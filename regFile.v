==> flow/design.v <==
module regFile (
	input clk,
	input [2:0] regA,
	input [2:0] regB,
	input [3:0] regDest,
	input [15:0] dataIn,
	input we,
	input hb,
	input lb,
	output [15:0] dataA,
	output [15:0] dataB,
	output [7:0] progBank,
	output [7:0] dataBank,
	output [15:0] dbg_r0,
	output [15:0] dbg_r1,
	output [15:0] dbg_r2,
	output [15:0] dbg_r3,
	output [15:0] dbg_r4,
	output [15:0] dbg_r5,
	output [15:0] dbg_r6,
	output [15:0] dbg_r7
);
	reg [15:0] register[16];
	assign dataA = register[regA];
	assign dataB = register[regB];
	assign progBank = register[8][15:8];
	assign dataBank = register[8][7:0];
	initial begin
		for(int i = 0; i < 16; i++) begin
			register[i] = 16'h0;
		end
	end
	always @(posedge clk) begin
		if(we) begin
			register[regDest] <= {
				hb ? dataIn[15:8] : register[regDest][15:8],
				lb ? dataIn[7:0] : register[regDest][7:0]
			};
		end
	end
	assign dbg_r0 = register[0];
	assign dbg_r1 = register[1];
	assign dbg_r2 = register[2];
	assign dbg_r3 = register[3];
	assign dbg_r4 = register[4];
	assign dbg_r5 = register[5];
	assign dbg_r6 = register[6];
	assign dbg_r7 = register[7];
endmodule
# Tool chain data of regFile
# What the tools print for regFile, step after step.
# Line numbers count from 1 in the design file above.
# Cell names lack the library's common part.
# Not given: --
# inputs
top,regFile
clk_port,clk
cell_library,sky130hd
corner,tt_025C_1v80

# After elaboration
# Counts by Yosys on the flattened word-level netlist (proc, flatten, opt, wreduce; memories kept). Register bits leave out memories and registers merged into their read ports (data or address); mux counts leave out enables and synchronous resets folded into registers. Print and check cells are left out. Cells with the same type and inputs are merged into one.
# Yosys's memory passes give these memory sizes; they may raise the number of words (mostly to a power of two), join words into wider ones and drop unused or constant bits.
# op_classes
eq_ne,2
muxes,5
n_reduce_logical,2
# op_table
operator,n
two-way mux 16 bit,1
two-way mux 8 bit,2
!= test 2 bit (second input constant),2
AND reduction 2 bit,2
two-way mux 4 bit,1
two-way mux 1 bit,1
# bits
reg_bits,0
mem_bits_rw,256
mem_count,1
out_inout_bits,176
wordCells,10
# mem_list
memory,size,width,line_no,rtl
register,16,16,23,reg [15:0] register[16];

# Longest topological paths
# Depth = most cells in a row (Yosys ltp): at word level without a register or memory, in the mapped netlist without a sequential cell, where the memories' decode and read muxes count.
# depth
word_depth,2
ABC_AREA,0
mapped_depth,4
mapped_depth_nobuf,2

# Synthesis result
# Yosys stat after the flow's synthesis: flattened, memories mapped to cells. It holds for the ABC_AREA given above (unset counts as 0); a run with the other value may have another netlist.
# The area totals of this step are shown rounded.
# by_type
type,n,type_area_um2
edfxtp_1,144,4.32E+03
mux4_1,56,1.47E+03
mux2_2,32,360.346
mux4_2,8,180.173
buf_6,8,90.086
nor2_1,14,52.55
buf_1,8,30.029
nand4bb_1,2,22.522
nor3_1,4,20.019
nand4b_1,2,17.517
nand2b_1,2,12.512
nand2_1,3,11.261
clkbuf_2,2,10.01
or4b_2,1,10.01
# mapped
cell_count,286
yosys_area_um2,6613
sequential_area_um2,4324
flip_flops,144
buffers,18

# Worst setup path after synthesis
# OpenSTA on the mapped netlist: ideal clock, no wires. The path of least setup slack (recovery checks aside). Input and output delay are each 20% of the period. Register names are those of the netlist, which keeps one name where synthesis merged equal registers.
# synth_timing
path_kind,input port to output port
startpoint,input port regA[0]
endpoint,output port dataA[13]
tclk_ps,2340
input_delay_ps,468
output_delay_ps,468
t_arrival_ps,1540
required_time_ps,1872
path_slack_ps,332
delay_ps,1072
path_stages,4
synth_period_reached_ps,2008
# "delay_ps" is the arrival time less input delay plus setup time.
# At an output port there is no setup time.
# "path_stages": output pins that drive a net of the path, with the launching flip-flop's if there is one; two outputs of one cell count as two.
# "synth_period_reached_ps" = period - worst setup slack (recovery checks aside). The figure is calculated, with input and output delays left at 20% of the set period.
# Between the ends stands the longest chain of elaborated cells between them, by number of cells; it is not shown to be the way that was timed. Of several equally long chains one is given.
# A line is the first line of the expression or statement that the cell stems from. Yosys adds cells for indexed reads and writes and turns some case tables into memories.
# The chain passes a memory read, where the word-level depth is cut; so it can be longer than that depth.
# synth_between
cell_sequence,buf_6 buf_6 mux4_1 mux2_2
elab_chain_cells,1
cone_cells,1
cone_classes,memory (1)
# synth_lines
item,line_no,rtl
"start, declared",3,"input [2:0] regA,"
memory read (16 x 16 bit),23,reg [15:0] register[16];
"end, declared",10,"output [15:0] dataA,"

# Worst path after layout
# From the final timing report of record 1: the path of least setup slack in the routed layout; clock arrival at registers is part of the times.
# The report prints the path's times to 10 ps; the period is as set.
# layout_timing
path_kind,input port to output port
startpoint,input port regB[2]
endpoint,output port dataB[8]
tclk_ps,3500
input_delay_ps,700
output_delay_ps,700
t_arrival_ps,2840
required_time_ps,2800
path_slack_ps,-40
path_stages,5
# Between the ends stands the longest chain of elaborated cells between them, by number of cells; it is not shown to be the way that was timed. Of several equally long chains one is given.
# The chain passes a memory read, where the word-level depth is cut; so it can be longer than that depth.
# layout_between
cell_sequence,clkdlybuf4s50_1 buf_4 mux4_1 mux2_2 clkdlybuf4s50_1
elab_chain_cells,1
cone_cells,1
cone_classes,memory (1)
# layout_lines
item,line_no,rtl
"start, declared",4,"input [2:0] regB,"
memory read (16 x 16 bit),23,reg [15:0] register[16];
"end, declared",11,"output [15:0] dataB,"

# Record of 2 stored runs of the RTL-to-layout flow on regFile, platform sky130hd. The runs are unordered. Constraints: input delay and output delay 20% of the set period each, output load 0.01 pF.
# "achieved_period_ps" = clock period - worst setup slack. The figure is calculated, with input and output delays left at 20% of the set period.
# "worst_setup_path_time_ps" = time allowed to the worst setup path (clock period - input delay - output delay, where it has them) - its slack; a late launch clock adds to it, a late capture clock takes from it.
# "total_power_uw": no workload was simulated; the value follows from the tool's default switching activity.
# "worst_setup_path_time_ps" is known to 10 ps.
# The results are shown rounded.
# Settings: - = not set for that run.
stored run,period_ns,CORE_UTILIZATION,PLACE_DENSITY_LB_ADDON,CELL_PAD_IN_SITES_GLOBAL_PLACEMENT,CELL_PAD_IN_SITES_DETAIL_PLACEMENT,TNS_END_PERCENT,GPL_TIMING_DRIVEN,GPL_ROUTABILITY_DRIVEN,SLEW_MARGIN,MIN_ROUTING_LAYER,CAP_MARGIN,CORE_MARGIN,SETUP_SLACK_MARGIN,MAX_ROUTING_LAYER,total_power_uw,achieved_period_ps,worst_setup_path_time_ps,worstPathKind,worstSetupSlack_ps,total_negative_slack_ps,dieArea_um2,finish.stdcell_area_um2,post_synth_area_um2,hold_ws_ps,finish.utilization_pct
record 1,3.5,42,0.18,1,2,25,0,0,15,met2,20,2,-,-,4385,3541,2140,input port to output port,-41,-63,16760,9697,6613,1038,63.3
record 2,3.67,31,0.07,-,2,-,1,0,20,-,20,2,0.49,met4,3948,3144,1680,input port to output port,526,0,22520,9888,6613,1070,47.2
